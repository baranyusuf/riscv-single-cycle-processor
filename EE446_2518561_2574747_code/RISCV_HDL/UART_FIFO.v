==> flow/design.v <==
module UART_FIFO (
  input  wire           clk,
  input  wire  [1:0]    data_clk,
  input  wire           reset,                  
  input  wire           rx_valid,               
  input  wire [7:0]     rx_byte,                
  output wire           fifo_full,              
  input  wire           rd_en,            
  output reg [31:0]     rd_data,              
  output wire           fifo_empty              
);
reg [7:0]  fifo_memory   [0:15];
reg [3:0]  write_index, read_index;
reg [4:0]  count;
initial begin
  count <= 0;
end
assign fifo_full  = (count == 16);
assign fifo_empty = (count == 0);
integer i;
always @(posedge clk) begin
  if (reset) begin
    write_index <= 0;
    read_index <= 0;
    count  <= 0;
    for (i = 0; i < 16; i = i + 1)
      fifo_memory[i] <= 0;
  end 
  else begin
    if (rx_valid && !fifo_full) begin
      fifo_memory[write_index] <= rx_byte;
      write_index      <= write_index + 1;
    end
	if ((data_clk == 2'b10) && (rd_en == 1'b1) && (!fifo_empty) ) begin
		read_index = read_index +1;
	end
    case ({rx_valid && !fifo_full, (data_clk == 2'b10) && (rd_en == 1'b1) && (!fifo_empty)}) 
      2'b01: count <= count - 1;    
	  2'b10: count <= count + 1;    
      default: count <= count;      
    endcase
  end
end
always @(*) begin
  case(fifo_empty)
    1'b0: rd_data = {24'd0, fifo_memory[read_index]};
    1'b1: rd_data = 32'hFFFFFFFF;
    default: rd_data = 32'hFFFFFFFF;
  endcase
end
endmodule
From RTL to reports: UART_FIFO
What the tools print for UART_FIFO, step after step.
Line numbers count from 1 in the design file above.
Operators: Yosys type, input widths -> output width; for muxes data width and select width s.
Library cell names are shortened.
The mark -- stands for no value.
- top module: UART_FIFO
- clock port: clk
- standard-cell library: sky130hd
- corner: tt_025C_1v80

Elaborated design
Source: Yosys, flattened and elaborated, memories not mapped. Widths are those after wreduce. Print and check cells do not count. Equal cells are merged and count once.
Yosys's memory passes give these memory sizes; they may raise the number of words (mostly to a power of two), join words into wider ones and drop unused or constant bits.
- noted register bits after elaboration: 13
- RAM bits: 128
- memories at 1
- bits of input ports: 14
- noted output and inout port bits: 34
- word-level cells: 31
- memories (memory ; words ; bits a word ; line ; text):
    fifo_memory ; 16 ; 8 ; 12 ; reg [7:0]  fifo_memory   [0:15];
- $add $sub $neg at 4
- equality and inequality tests at 4
- noted muxes and demuxes: 11
- bitwise gates (word level): 1
- noted reduce/logical cells: 7
- operator list (kind ; number):
    $pmux 32 s2 ; 1
    $mux 8 ; 2
    $mux 4 ; 4
    $pmux 5 s2 ; 1
    $add 4x1->4 const B ; 2
    $add 5x1->5 const B ; 1
    $sub 5x1->5 const B ; 1
    $eq 5x5->1 const B ; 1
    $logic_not 5->1 ; 1
    $eq 2x2->1 const B ; 2
    $logic_and 1x1->1 ; 3
    $mux 1 ; 3
    $logic_not 1->1 ; 2
    $eq 2x1->1 const B ; 1
    $reduce_bool 2->1 ; 1
    $not 1->1 ; 1

Depth
Depth = most cells in a row (Yosys ltp): at word level without a register or memory, in the mapped netlist without a sequential cell, where the memories' decode and read muxes count.
- noted word-level depth: 5
- ABC_AREA: 0
- mapped depth at 11

Netlist
Source: synth_stat.txt of the flow (Yosys; design flattened, memories mapped). It holds for the ABC_AREA given above (unset counts as 0); a run with the other value may have another netlist.
- standard cells after synthesis at 520
- synthesis area at 7066.8 um^2
- sequential part of the area at 4184.0 um^2
- noted mapped flip-flops: 145
- cells by type (cell type ; number ; area in all (um^2)):
    edfxtp_1 ; 128 ; 3.84E+03
    and2_1 ; 128 ; 800.768
    mux4_2 ; 24 ; 540.518
    dfxtp_1 ; 17 ; 340.326
    mux2i_1 ; 26 ; 260.25
    buf_4 ; 25 ; 187.68
    ha_1 ; 9 ; 112.608
    nor2_1 ; 25 ; 93.84
    o21ai_0 ; 16 ; 80.077
    a22oi_1 ; 8 ; 60.058
    clkbuf_1 ; 16 ; 60.058
    nand2b_1 ; 9 ; 56.304
    o2111ai_4 ; 2 ; 52.55
    a31oi_1 ; 8 ; 50.048
    xor2_1 ; 5 ; 43.792
    buf_2 ; 8 ; 40.038
    nand2_1 ; 9 ; 33.782
    inv_1 ; 7 ; 26.275
Other cell types: 27; their cells: 50.

Timing after synthesis
Path of least setup slack by OpenSTA after synthesis, without wires, with an ideal clock, recovery checks aside; 20% of the period is set as input and as output delay. Where synthesis merged equal registers, the netlist keeps one of their names.
- path type: input-to-reg
- start: in rd_en
- end: reg count[4]
- period: 5.31 ns
- noted input delay: 1.062 ns
- noted setup time: 0.121 ns
- launch time at the first pin at 1.062 ns
- arrival at 2.886 ns
- noted data required time: 5.189 ns
- path slack: 2.303 ns
- delay of the path: 1.945 ns
- stages on the path: 9
- period reached after synthesis: 3.007 ns
"delay of the path" = arrival - input delay + setup time.
"stages on the path" counts driving pins, that of a launching flip-flop among them; a cell with two outputs on the path counts twice.
"period reached after synthesis" is the clock period less the worst setup slack; recovery checks do not enter. This is arithmetic on one report: input and output delays are still those of the set period (20% each).
Between the ends stands the longest chain of elaborated cells between them, by number of cells; it is not shown to be the way that was timed. Of several equally long chains one is given.
A line is the first line of the expression or statement that the cell stems from. Yosys adds cells for indexed reads and writes and turns some case tables into memories.
A register here has more assigning lines than the two given.
- cells stage by stage: and3b_1 -> o21ai_2 -> ha_1 -> inv_1 -> fa_1 -> a21o_1 -> a21oi_1 -> mux2i_1 -> mux2_2
- noted cells in the longest elaborated chain: 4
- noted elaborated cells between the ends (all ways): 6
- those cells by class: eq/ne (2); mux (1); reduce/logical (3)
- RTL lines, path post-synthesis (item ; line ; text):
    start, declared ; 8 ; input  wire           rd_en,
    $logic_and 1x1->1 x2 ; 37 ; case ({rx_valid && !fifo_full, (data_clk == 2'b10) && (rd_en == 1'b1) && (!fifo_empty)})
    $eq 2x2->1 ; 37 ;
    $pmux 5 s2 ; 37 ;
    end, assigned ; 38 ; 2'b01: count <= count - 1;
    end, assigned ; 39 ; 2'b10: count <= count + 1;
    end, declared ; 14 ; reg [4:0]  count;

Path in the finished layout
From the final timing report of flow run B: the path of least setup slack in the routed layout; clock arrival at registers is part of the times.
- path type: reg-to-output
- start: reg (name not given)
- end: out rd_data[7]
- period: 3.22 ns
- launch time at the first pin at 0.42 ns
- arrival at 2.51 ns
- noted data required time: 2.58 ns
- path slack: 0.07 ns
- stages on the path: 6
- cells stage by stage: dfxtp_2 -> buf_12 -> mux4_2 -> mux2i_1 -> o21ai_0 -> clkdlybuf4s50_1
- RTL lines, path post-layout (item ; line ; text):
    end, declared ; 9 ; output reg [31:0]     rd_data,
No chain of elaborated cells between the ends is given.

==> runs of UART_FIFO <==
Settings and measured results of 2 stored flow runs for module UART_FIFO (sky130hd), not sorted in any way. The constraints put input and output delay at 20% of the set period each and load the outputs with 0.01 pF.
By "total power after layout" is meant OpenSTA's value without simulated activity: inputs other than the clock are taken to toggle once in ten clock periods, and the tool carries that through the logic.

Flow run A
Settings were period_ns = 1.81; CORE_UTILIZATION = 68; GPL_TIMING_DRIVEN = 0; GPL_ROUTABILITY_DRIVEN = 1; CAP_MARGIN = 35; SLEW_MARGIN = 0; MIN_ROUTING_LAYER = met1; CORE_MARGIN = 2
- no results, routing failed with DPL-0033

Flow run B
Settings were period_ns = 3.22; CORE_UTILIZATION = 53; CAP_MARGIN = 20; CORE_MARGIN = 2; SLEW_MARGIN = 20
- die size at 14273.1 um^2
- final design utilization: 0.639
- noted the worst slack on setup checks: 0.065 ns
- total power after layout: 5.947 mW
- area of the synthesized netlist at 7066.8 um^2
